==> flow/design.v <==
`timescale 1ns/1ps
module cordic(clk,rst_n,ena,phase_in,sin_out,cos_out,eps);
parameter DATA_WIDTH=16;
parameter PIPELINE=16;
input clk;
input rst_n;
input ena;
input [DATA_WIDTH-1:0] phase_in;
output [DATA_WIDTH-1:0] sin_out;
output [DATA_WIDTH-1:0] cos_out;
output [DATA_WIDTH-1:0] eps;
reg [DATA_WIDTH-1:0] sin_out;
reg [DATA_WIDTH-1:0] cos_out;
reg [DATA_WIDTH-1:0] eps;
reg  [DATA_WIDTH-1:0] phase_in_reg;
reg  [DATA_WIDTH-1:0] x0;
reg  [DATA_WIDTH-1:0] x1;
reg  [DATA_WIDTH-1:0] x2;
reg  [DATA_WIDTH-1:0] x3;
reg  [DATA_WIDTH-1:0] x4;
reg  [DATA_WIDTH-1:0] x5;
reg  [DATA_WIDTH-1:0] x6;
reg  [DATA_WIDTH-1:0] x7;
reg  [DATA_WIDTH-1:0] x8;
reg  [DATA_WIDTH-1:0] x9;
reg  [DATA_WIDTH-1:0] x10;
reg  [DATA_WIDTH-1:0] x11;
reg  [DATA_WIDTH-1:0] x12;
reg  [DATA_WIDTH-1:0] x13;
reg  [DATA_WIDTH-1:0] x14;
reg  [DATA_WIDTH-1:0] x15;
reg  [DATA_WIDTH-1:0] y0;
reg  [DATA_WIDTH-1:0] y1;
reg  [DATA_WIDTH-1:0] y2;
reg  [DATA_WIDTH-1:0] y3;
reg  [DATA_WIDTH-1:0] y4;
reg  [DATA_WIDTH-1:0] y5;
reg  [DATA_WIDTH-1:0] y6;
reg  [DATA_WIDTH-1:0] y7;
reg  [DATA_WIDTH-1:0] y8;
reg  [DATA_WIDTH-1:0] y9;
reg  [DATA_WIDTH-1:0] y10;
reg  [DATA_WIDTH-1:0] y11;
reg  [DATA_WIDTH-1:0] y12;
reg  [DATA_WIDTH-1:0] y13;
reg  [DATA_WIDTH-1:0] y14;
reg  [DATA_WIDTH-1:0] y15;
reg  [DATA_WIDTH-1:0] z0;
reg  [DATA_WIDTH-1:0] z1;
reg  [DATA_WIDTH-1:0] z2;
reg  [DATA_WIDTH-1:0] z3;
reg  [DATA_WIDTH-1:0] z4;
reg  [DATA_WIDTH-1:0] z5;
reg  [DATA_WIDTH-1:0] z6;
reg  [DATA_WIDTH-1:0] z7;
reg  [DATA_WIDTH-1:0] z8;
reg  [DATA_WIDTH-1:0] z9;
reg  [DATA_WIDTH-1:0] z10;
reg  [DATA_WIDTH-1:0] z11;
reg  [DATA_WIDTH-1:0] z12;
reg  [DATA_WIDTH-1:0] z13;
reg  [DATA_WIDTH-1:0] z14;
reg  [DATA_WIDTH-1:0] z15;
reg [1:0] quadrant[PIPELINE:0];
integer i;
always @(posedge clk or negedge rst_n)
begin
   if(!rst_n)
      phase_in_reg<=16'h0000;
   else
      if(ena)
         begin
            case(phase_in[15:14])
               2'b00:phase_in_reg<=phase_in;
               2'b01:phase_in_reg<=phase_in - 16'h4000;   
               2'b10:phase_in_reg<=phase_in - 16'h8000;   
               2'b11:phase_in_reg<=phase_in - 16'hc000;   
               default:;
            endcase
         end
end
always @(posedge clk or negedge rst_n)
begin
   if(!rst_n)
      begin
         x0<=16'h0000;
         y0<=16'h0000;
         z0<=16'h0000;
      end
   else
      if(ena)
         begin
            x0 <= 16'h4db8; 
            y0 <= 16'h0000; 
            z0 <=phase_in_reg; 
         end
end
always @(posedge clk or negedge rst_n)
begin
   if(!rst_n)
      begin
         x1<=16'h0000;
         y1<=16'h0000;
         z1<=16'h0000;
      end
   else
      if(ena)
         if(z0[15]==1'b0)
            begin
               x1 <= x0 - y0;
               y1 <= y0 + x0;
               z1 <= z0 - 16'h2000;   
            end
         else
            begin
               x1 <= x0 + y0;
               y1 <= y0 - x0;
               z1 <= z0 + 16'h2000;   
            end
end
always @(posedge clk or negedge rst_n)
begin
   if(!rst_n)
      begin
         x2<=16'h0000;
         y2<=16'h0000;
         z2<=16'h0000;
      end
   else
      if(ena)
         if(z1[15]==1'b0)
            begin
               x2 <= x1 - {y1[DATA_WIDTH-1],y1[DATA_WIDTH-1:1]};
               y2 <= y1 + {x1[DATA_WIDTH-1],x1[DATA_WIDTH-1:1]};
               z2 <= z1 - 16'h12e4;   
            end
         else
            begin
               x2 <= x1 + {y1[DATA_WIDTH-1],y1[DATA_WIDTH-1:1]};
               y2 <= y1 - {x1[DATA_WIDTH-1],x1[DATA_WIDTH-1:1]};
               z2 <= z1 + 16'h12e4;   
            end
end
always @(posedge clk or negedge rst_n)
begin
   if(!rst_n)
      begin
         x3<=16'h0000;
         y3<=16'h0000;
         z3<=16'h0000;
      end
   else
      if(ena)
         if(z2[15]==1'b0)
            begin
               x3 <= x2 - {{2{y2[DATA_WIDTH-1]}},y2[DATA_WIDTH-1:2]};
               y3 <= y2 + {{2{x2[DATA_WIDTH-1]}},x2[DATA_WIDTH-1:2]};
               z3 <= z2 - 16'h09fb;   
            end
         else
            begin
              x3 <= x2 + {{2{y2[DATA_WIDTH-1]}},y2[DATA_WIDTH-1:2]};
              y3 <= y2 - {{2{x2[DATA_WIDTH-1]}},x2[DATA_WIDTH-1:2]};
              z3 <= z2 + 16'h09fb;   
            end
end            
always @(posedge clk or negedge rst_n)
begin
   if(!rst_n)
      begin
         x4<=16'h0000;
         y4<=16'h0000;
         z4<=16'h0000;
      end
   else
      if(ena)
         if(z3[15]==1'b0)
            begin
               x4 <= x3 - {{3{y3[DATA_WIDTH-1]}},y3[DATA_WIDTH-1:3]};
               y4 <= y3 + {{3{x3[DATA_WIDTH-1]}},x3[DATA_WIDTH-1:3]};
               z4 <= z3 - 16'h0511;   
            end
         else
            begin
               x4 <= x3 + {{3{y3[DATA_WIDTH-1]}},y3[DATA_WIDTH-1:3]};
               y4 <= y3 - {{3{x3[DATA_WIDTH-1]}},x3[DATA_WIDTH-1:3]};
               z4 <= z3 + 16'h0511;   
            end
end 
always @(posedge clk or negedge rst_n)
begin
   if(!rst_n)
      begin
         x5<=16'h0000;
         y5<=16'h0000;
         z5<=16'h0000;
      end
   else
      if(ena)
         if(z4[15]==1'b0)
            begin
               x5 <= x4 - {{4{y4[DATA_WIDTH-1]}},y4[DATA_WIDTH-1:4]};
               y5 <= y4 + {{4{x4[DATA_WIDTH-1]}},x4[DATA_WIDTH-1:4]};
               z5 <= z4 - 16'h028b;   
            end
         else
            begin
               x5 <= x4 + {{4{y4[DATA_WIDTH-1]}},y4[DATA_WIDTH-1:4]};
               y5 <= y4 - {{4{x4[DATA_WIDTH-1]}},x4[DATA_WIDTH-1:4]};
               z5 <= z4 + 16'h028b;   
            end
end 
always @(posedge clk or negedge rst_n)
begin
   if(!rst_n)
      begin
         x6<=16'h0000;
         y6<=16'h0000;
         z6<=16'h0000;
      end
   else
      if(ena)
         if(z5[15]==1'b0)
            begin
               x6 <= x5 - {{5{y5[DATA_WIDTH-1]}},y5[DATA_WIDTH-1:5]};
               y6 <= y5 + {{5{x5[DATA_WIDTH-1]}},x5[DATA_WIDTH-1:5]};
               z6 <= z5 - 16'h0146;   
            end
         else
            begin
               x6 <= x5 + {{5{y5[DATA_WIDTH-1]}},y5[DATA_WIDTH-1:5]};
               y6 <= y5 - {{5{x5[DATA_WIDTH-1]}},x5[DATA_WIDTH-1:5]};
               z6 <= z5 + 16'h0146;   
            end
end 
always @(posedge clk or negedge rst_n)
begin
   if(!rst_n)
      begin
         x7<=16'h0000;
         y7<=16'h0000;
         z7<=16'h0000;
      end
   else
      if(ena)
         if(z6[15]==1'b0)
            begin
               x7 <= x6 - {{6{y6[DATA_WIDTH-1]}},y6[DATA_WIDTH-1:6]};
               y7 <= y6 + {{6{x6[DATA_WIDTH-1]}},x6[DATA_WIDTH-1:6]};
               z7 <= z6 - 16'h00a3;  
            end
         else
            begin
               x7 <= x6 + {{6{y6[DATA_WIDTH-1]}},y6[DATA_WIDTH-1:6]};
               y7 <= y6 - {{6{x6[DATA_WIDTH-1]}},x6[DATA_WIDTH-1:6]};
               z7 <= z6 + 16'h00a3;  
            end
end 
always @(posedge clk or negedge rst_n)
begin
   if(!rst_n)
      begin
         x8<=16'h0000;
         y8<=16'h0000;
         z8<=16'h0000;
      end
   else
      if(ena)
         if(z7[15]==1'b0)
            begin
               x8 <= x7 - {{7{y7[DATA_WIDTH-1]}},y7[DATA_WIDTH-1:7]};
               y8 <= y7 + {{7{x7[DATA_WIDTH-1]}},x7[DATA_WIDTH-1:7]};
               z8 <= z7 - 16'h0051;  
            end
         else
            begin
               x8 <= x7 + {{7{y7[DATA_WIDTH-1]}},y7[DATA_WIDTH-1:7]};
               y8 <= y7 - {{7{x7[DATA_WIDTH-1]}},x7[DATA_WIDTH-1:7]};
               z8 <= z7 + 16'h0051;  
            end
end 
always @(posedge clk or negedge rst_n)
begin
   if(!rst_n)
      begin
         x9<=16'h0000;
         y9<=16'h0000;
         z9<=16'h0000;
      end
   else
      if(ena)
         if(z8[15]==1'b0)
            begin
               x9 <= x8 - {{8{y8[DATA_WIDTH-1]}},y8[DATA_WIDTH-1:8]};
               y9 <= y8 + {{8{x8[DATA_WIDTH-1]}},x8[DATA_WIDTH-1:8]};
               z9 <= z8 - 16'h0028;  
            end
         else
            begin
               x9 <= x8 + {{8{y8[DATA_WIDTH-1]}},y8[DATA_WIDTH-1:8]};
               y9 <= y8 - {{8{x8[DATA_WIDTH-1]}},x8[DATA_WIDTH-1:8]};
               z9 <= z8 + 16'h0028;  
            end
end 
always @(posedge clk or negedge rst_n)
begin
   if(!rst_n)
      begin
         x10<=16'h0000;
         y10<=16'h0000;
         z10<=16'h0000;
      end
   else
      if(ena)
         if(z9[15]==1'b0)
            begin
               x10 <= x9 - {{9{y9[DATA_WIDTH-1]}},y9[DATA_WIDTH-1:9]};
               y10 <= y9 + {{9{x9[DATA_WIDTH-1]}},x9[DATA_WIDTH-1:9]};
               z10 <= z9 - 16'h0014;  
            end
         else
            begin
               x10 <= x9 + {{9{y9[DATA_WIDTH-1]}},y9[DATA_WIDTH-1:9]};
               y10 <= y9 - {{9{x9[DATA_WIDTH-1]}},x9[DATA_WIDTH-1:9]};
               z10 <= z9 + 16'h0014;  
            end
end 
always @(posedge clk or negedge rst_n)
begin
   if(!rst_n)
      begin
         x11<=16'h0000;
         y11<=16'h0000;
         z11<=16'h0000;
      end
   else
      if(ena)
         if(z10[15]==1'b0)
            begin
               x11 <= x10 - {{10{y10[DATA_WIDTH-1]}},y10[DATA_WIDTH-1:10]};
               y11 <= y10 + {{10{x10[DATA_WIDTH-1]}},x10[DATA_WIDTH-1:10]};
               z11 <= z10 - 16'h000a;  
            end
         else
            begin
               x11 <= x10 + {{10{y10[DATA_WIDTH-1]}},y10[DATA_WIDTH-1:10]};
               y11 <= y10 - {{10{x10[DATA_WIDTH-1]}},x10[DATA_WIDTH-1:10]};
               z11 <= z10 + 16'h000a;  
            end
end 
always @(posedge clk or negedge rst_n)
begin
   if(!rst_n)
      begin
         x12<=16'h0000;
         y12<=16'h0000;
         z12<=16'h0000;
      end
   else
      if(ena)
         if(z11[15]==1'b0)
            begin
               x12 <= x11 - {{11{y11[DATA_WIDTH-1]}},y11[DATA_WIDTH-1:11]};
               y12 <= y11 + {{11{x11[DATA_WIDTH-1]}},x11[DATA_WIDTH-1:11]};
               z12 <= z11 - 16'h0005;  
            end
         else
            begin
               x12 <= x11 + {{11{y11[DATA_WIDTH-1]}},y11[DATA_WIDTH-1:11]};
               y12 <= y11 - {{11{x11[DATA_WIDTH-1]}},x11[DATA_WIDTH-1:11]};
               z12 <= z11 + 16'h0005;  
            end
end 
always @(posedge clk or negedge rst_n)
begin
   if(!rst_n)
      begin
         x13<=16'h0000;
         y13<=16'h0000;
         z13<=16'h0000;
      end
   else
      if(ena)
         if(z12[15]==1'b0)
            begin
               x13 <= x12 - {{12{y12[DATA_WIDTH-1]}},y12[DATA_WIDTH-1:12]};
               y13 <= y12 + {{12{x12[DATA_WIDTH-1]}},x12[DATA_WIDTH-1:12]};
               z13 <= z12 - 16'h0003;  
            end
         else
            begin
               x13 <= x12 + {{12{y12[DATA_WIDTH-1]}},y12[DATA_WIDTH-1:12]};
               y13 <= y12 - {{12{x12[DATA_WIDTH-1]}},x12[DATA_WIDTH-1:12]};
               z13 <= z12 + 16'h0003;  
            end
end 
always @(posedge clk or negedge rst_n)
begin
   if(!rst_n)
      begin
         x14<=16'h0000;
         y14<=16'h0000;
         z14<=16'h0000;
      end
   else
      if(ena)
         if(z13[15]==1'b0)
            begin
               x14 <= x13 - {{13{y13[DATA_WIDTH-1]}},y13[DATA_WIDTH-1:13]};
               y14 <= y13 + {{13{x13[DATA_WIDTH-1]}},x13[DATA_WIDTH-1:13]};
               z14 <= z13 - 16'h0001;  
            end
         else
            begin
               x14 <= x13 + {{13{y13[DATA_WIDTH-1]}},y13[DATA_WIDTH-1:13]};
               y14 <= y13 - {{13{x13[DATA_WIDTH-1]}},x13[DATA_WIDTH-1:13]};
               z14 <= z13 + 16'h0001;  
            end
end 
always @(posedge clk or negedge rst_n)
begin
   if(!rst_n)
      begin
         x15<=16'h0000;
         y15<=16'h0000;
         z15<=16'h0000;
      end
   else
      if(ena)
         if(z14[15]==1'b0)
            begin
               x15 <= x14 - {{14{y14[DATA_WIDTH-1]}},y14[DATA_WIDTH-1:14]}; 
               y15 <= y14 + {{14{x14[DATA_WIDTH-1]}},x14[DATA_WIDTH-1:14]}; 
               z15 <= z14;  
            end
         else 
            begin
               x15 <= x14 + {{14{y14[DATA_WIDTH-1]}},y14[DATA_WIDTH-1:14]}; 
               y15 <= y14 - {{14{x14[DATA_WIDTH-1]}},x14[DATA_WIDTH-1:14]}; 
               z15 <= z14;  
            end
end 
always @(posedge clk or negedge rst_n)
begin
   if(!rst_n)
      for(i=0; i<=PIPELINE; i=i+1)
         quadrant[i]<=2'b00;
   else
      if(ena)
         begin
            for(i=0; i<PIPELINE; i=i+1)
               quadrant[i+1]<=quadrant[i];
               quadrant[0]<=phase_in[15:14];
         end
end
always @(posedge clk or negedge rst_n)
begin
   if(!rst_n)
      begin
         sin_out <= 16'h0000;
         cos_out <= 16'h0000;
         eps <= 16'h0000;
      end
   else
      if(ena)
         case(quadrant[16])
            2'b00:begin
                     sin_out <= y15; 
                     cos_out <= x15;
                     eps <= z15;
                  end
            2'b01:begin
                     sin_out <= x15; 
                     cos_out <= ~(y15) + 1'b1;
                     eps <= z15;
                  end
            2'b10:begin
                     sin_out <= ~(y15) + 1'b1; 
                     cos_out <= ~(x15) + 1'b1;
                     eps <= z15;
                  end
            2'b11:begin
                     sin_out <= ~(x15) + 1'b1; 
                     cos_out <= y15;
                     eps <= z15;
                  end
         endcase
end
endmodule
### Reports on cordic

Tool output for the design above, in the order of the flow.
Line numbers count from 1 in the design file above.
Library cell names are shortened.
The mark - stands for no value.

| inputs | value |
|---|---|
| top module | cordic |
| clock | clk |
| cell library | sky130hd |
| timing corner | tt_025C_1v80 |

### Word-level counts

Yosys after proc, flatten, opt, wreduce and memory -nomap, before mapping. Print and check cells are not counted. Equal cells are merged and count once.

| operators by class | value |
|---|---|
| equality and inequality tests | 6 |
| mux-type cells | 47 |
| reductions and logical operators | 3 |
| add/sub/neg operators | 90 |
| bitwise logic cells | 2 |

Operators by type and width:

| kind | number |
|---|---|
| 16-bit 2-to-1 mux | 44 |
| 16-bit adder | 26 |
| 16-bit subtractor | 26 |
| 16-bit parallel mux with 4-bit select | 3 |
| 16-bit by 1-bit adder with 16-bit output with constant B | 3 |
| 16-bit subtractor with constant B | 2 |
| 16-bit inverter | 2 |
| 1-bit by 15-bit subtractor with 16-bit output with constant A | 1 |
| 15-bit by 16-bit adder with 16-bit output | 1 |
| 15-bit by 16-bit subtractor with 16-bit output | 1 |
| 16-bit by 1-bit subtractor with 16-bit output with constant B | 1 |
| 16-bit by 10-bit adder with 16-bit output with constant B | 1 |
| 16-bit by 10-bit subtractor with 16-bit output with constant B | 1 |
| 16-bit by 11-bit adder with 16-bit output with constant B | 1 |
| 16-bit by 11-bit subtractor with 16-bit output with constant B | 1 |
| 16-bit by 12-bit adder with 16-bit output with constant B | 1 |
| 16-bit by 12-bit subtractor with 16-bit output with constant B | 1 |
| 16-bit by 13-bit adder with 16-bit output with constant B | 1 |
| 16-bit by 13-bit subtractor with 16-bit output with constant B | 1 |
| 16-bit by 14-bit adder with 16-bit output | 1 |
| 16-bit by 14-bit subtractor with 16-bit output | 1 |
| 16-bit by 14-bit adder with 16-bit output with constant B | 1 |
| 16-bit by 14-bit subtractor with 16-bit output with constant B | 1 |
| 16-bit by 15-bit subtractor with 16-bit output with constant B | 1 |
| 16-bit by 2-bit adder with 16-bit output with constant B | 1 |
| 16-bit by 2-bit subtractor with 16-bit output with constant B | 1 |
| 16-bit by 3-bit adder with 16-bit output with constant B | 1 |
| 16-bit by 3-bit subtractor with 16-bit output with constant B | 1 |

Not listed: further kinds 16, cells in them 21.

| bit counts | value |
|---|---|
| flip-flop bits (word level) | 820 |
| output and inout port bits | 48 |

### Longest topological paths

Longest topological path by Yosys (ltp), each cell counted once; first at word level (registers and memories cut), then after technology mapping (sequential cells cut; the memories' decode and read muxes count).

| logic depth | value |
|---|---|
| word-level depth | 3 |
| ABC_AREA | 0 |
| mapped depth | 15 |
| depth with buffers taken out | 15 |

### Mapped cells and area

Yosys stat after the flow's synthesis: flattened, memories mapped to cells. It holds for the ABC_AREA given above (unset counts as 0); a run with the other value may have another netlist.
The area totals of this step are shown rounded.

| synthesis totals | value |
|---|---|
| flip-flops | 800 |
| chip area (Yosys) | 62000 µm² |
| standard cells after synthesis | 6649 |
| area of sequential cells | 20000 µm² |

Cell types:

| cell type | number |
|---|---|
| dfrtp_1 | 800 |
| ha_1 | 657 |
| mux2_2 | 446 |
| xnor2_1 | 414 |
| a21oi_1 | 567 |
| nor2_1 | 492 |
| xor2_1 | 176 |
| o21ai_0 | 304 |
| nand2_1 | 357 |
| a21o_1 | 174 |
| inv_1 | 307 |
| nor3_1 | 167 |
| fa_1 | 41 |
| o21a_1 | 105 |
| mux2i_1 | 77 |
| clkbuf_1 | 177 |
| a211oi_1 | 87 |
| nand3_1 | 114 |

Not listed: further types 81, cells in them 1187.

### Timing after synthesis

OpenSTA on the mapped netlist: ideal clock, no wires. The path of least setup slack (recovery checks aside). Input and output delay are each 20% of the period. Register names are those of the netlist, which keeps one name where synthesis merged equal registers.

| path post-synthesis | value |
|---|---|
| kind | flip-flop to flip-flop |
| from | register z2[15] |
| to | register x3[12] |
| slack | 1380 ps |
| arrival time | 3185 ps |
| delay of the path | 3310 ps |
| clock period | 4690 ps |
| setup time | 125 ps |
| stages | 14 |
| launch time at the first pin | 0 ps |
| required time | 4565 ps |
| synthesis period reached | 3310 ps |

"delay of the path" is the arrival time less input delay plus setup time.
"stages": output pins that drive a net of the path, with the launching flip-flop's if there is one; two outputs of one cell count as two.
"synthesis period reached" = period - worst setup slack (recovery checks aside). The figure is calculated, with input and output delays left at 20% of the set period.
Between the ends stands the longest chain of elaborated cells between them, by number of cells; it is not shown to be the way that was timed. Of several equally long chains one is given.
Each line given opens the expression or statement behind the cell; cells for indexed reads and writes are added by Yosys, which also makes memories of some case tables.
At most two assigning lines are given for a register; there are more.

| on the way, post-synthesis | value |
|---|---|
| cells stage by stage | dfrtp_1 buf_4 clkbuf_1 nor2_1 xor2_1 ha_1 fa_1 a21oi_1 o31ai_1 o41a_1 a221oi_1 nor2b_1 xnor2_1 mux2_2 |
| length of the longest elaborated chain | 1 |
| elaborated cells on any way between the ends | 1 |
| source lines of those cells | 1 |
| those cells by class | mux (1) |

RTL lines, path post-synthesis:

| element | line | RTL |
|---|---|---|
| start, declared | 50 | `reg  [DATA_WIDTH-1:0] z2;` |
| start, assigned | 135 | `z2 <= z1 - 16'h12e4;` |
| start, assigned | 141 | `z2 <= z1 + 16'h12e4;` |
| 16-bit 2-to-1 mux | 154 | `if(z2[15]==1'b0)` |
| end, assigned | 156 | `x3 <= x2 - {{2{y2[DATA_WIDTH-1]}},y2[DATA_WIDTH-1:2]};` |
| end, assigned | 162 | `x3 <= x2 + {{2{y2[DATA_WIDTH-1]}},y2[DATA_WIDTH-1:2]};` |
| end, declared | 19 | `reg  [DATA_WIDTH-1:0] x3;` |

### Path in the finished layout

From the final timing report of job 1: the path of least setup slack in the routed layout; clock arrival at registers is part of the times.
The path's times are printed in steps of 10 ps; the period is the one set.

| path after layout | value |
|---|---|
| kind | flip-flop to flip-flop |
| from | register y11[15] |
| to | register x12[15] |
| stages | 13 |
| launch time at the first pin | 690 ps |
| clock period | 5330 ps |
| slack | 1530 ps |
| required time | 5880 ps |
| setup time | 140 ps |
| arrival time | 4360 ps |

Between the ends stands the longest chain of elaborated cells between them, by number of cells; it is not shown to be the way that was timed. Of several equally long chains one is given.
At most two assigning lines are given for a register; there are more.

| on the way, after layout | value |
|---|---|
| cells stage by stage | dfrtp_1 nor3_1 nand2_1 ha_1 a21oi_1 ha_1 nand3_1 o221ai_1 o31ai_1 o21ai_1 a311oi_1 mux2i_1 o211ai_1 |
| length of the longest elaborated chain | 2 |
| elaborated cells on any way between the ends | 3 |
| source lines of those cells | 3 |
| those cells by class | add/sub (2); mux (1) |

RTL lines, path after layout:

| element | line | RTL |
|---|---|---|
| start, declared | 43 | `reg  [DATA_WIDTH-1:0] y11;` |
| start, assigned | 341 | `y11 <= y10 + {{10{x10[DATA_WIDTH-1]}},x10[DATA_WIDTH-1:10]};` |
| start, assigned | 347 | `y11 <= y10 - {{10{x10[DATA_WIDTH-1]}},x10[DATA_WIDTH-1:10]};` |
| 16-bit subtractor | 363 | `x12 <= x11 - {{11{y11[DATA_WIDTH-1]}},y11[DATA_WIDTH-1:11]};` |
| 16-bit 2-to-1 mux | 361 | `if(z11[15]==1'b0)` |
| end, assigned | 363 |  |
| end, assigned | 369 | `x12 <= x11 + {{11{y11[DATA_WIDTH-1]}},y11[DATA_WIDTH-1:11]};` |
| end, declared | 28 | `reg  [DATA_WIDTH-1:0] x12;` |

Measured results for cordic: 2 stored runs of the Yosys and OpenROAD flow on sky130hd. The settings differ; the order carries no meaning. The constraints put input and output delay at 20% of the set period each and load the outputs with 0.01 pF.
"clock period reached" is the run's clock period less its worst setup slack. It is reckoned from that one timing run; input and output delays stay at 20% of the period that was set.
"worst setup path time": the worst setup path's part of the clock period (all of it between registers, 20% less for each end at a port) less its slack. A launch clock that arrives late makes it longer, a capture clock that arrives late makes it shorter.
"worst setup path time" is known to 10 ps.
Results are given in rounded form.

#### Job 1

| setting | value |
|---|---|
| period_ns | `5.33` |
| CORE_UTILIZATION | `57` |
| SETUP_SLACK_MARGIN | `1.32` |
| PLACE_DENSITY_LB_ADDON | `0.12` |
| CORE_MARGIN | `10` |
| GPL_TIMING_DRIVEN | `1` |
| GPL_ROUTABILITY_DRIVEN | `0` |
| CAP_MARGIN | `40` |
| SLEW_MARGIN | `0` |
| MAX_ROUTING_LAYER | `met5` |

| result | value |
|---|---|
| worst setup path time | 3800 ps |
| worst setup path type | flip-flop to flip-flop |
| clock period reached | 3805 ps |
| standard-cell area of the final layout | 67000 µm² |
| mapped cell area after synthesis | 62000 µm² |
| setup TNS | 0 ps |
| die footprint | 120000 µm² |
| final utilization | 63 % |
| worst slack on setup checks | 1500 ps |

#### Job 2

| setting | value |
|---|---|
| period_ns | `4.03` |
| CORE_UTILIZATION | `64` |
| CAP_MARGIN | `20` |
| CORE_MARGIN | `2` |
| SLEW_MARGIN | `20` |

| result | value |
|---|---|
| worst setup path time | 3700 ps |
| worst setup path type | flip-flop to flip-flop |
| clock period reached | 3701 ps |
| standard-cell area of the final layout | 67000 µm² |
| mapped cell area after synthesis | 62000 µm² |
| setup TNS | 0 ps |
| die footprint | 99000 µm² |
| final utilization | 70 % |
| worst slack on setup checks | 330 ps |
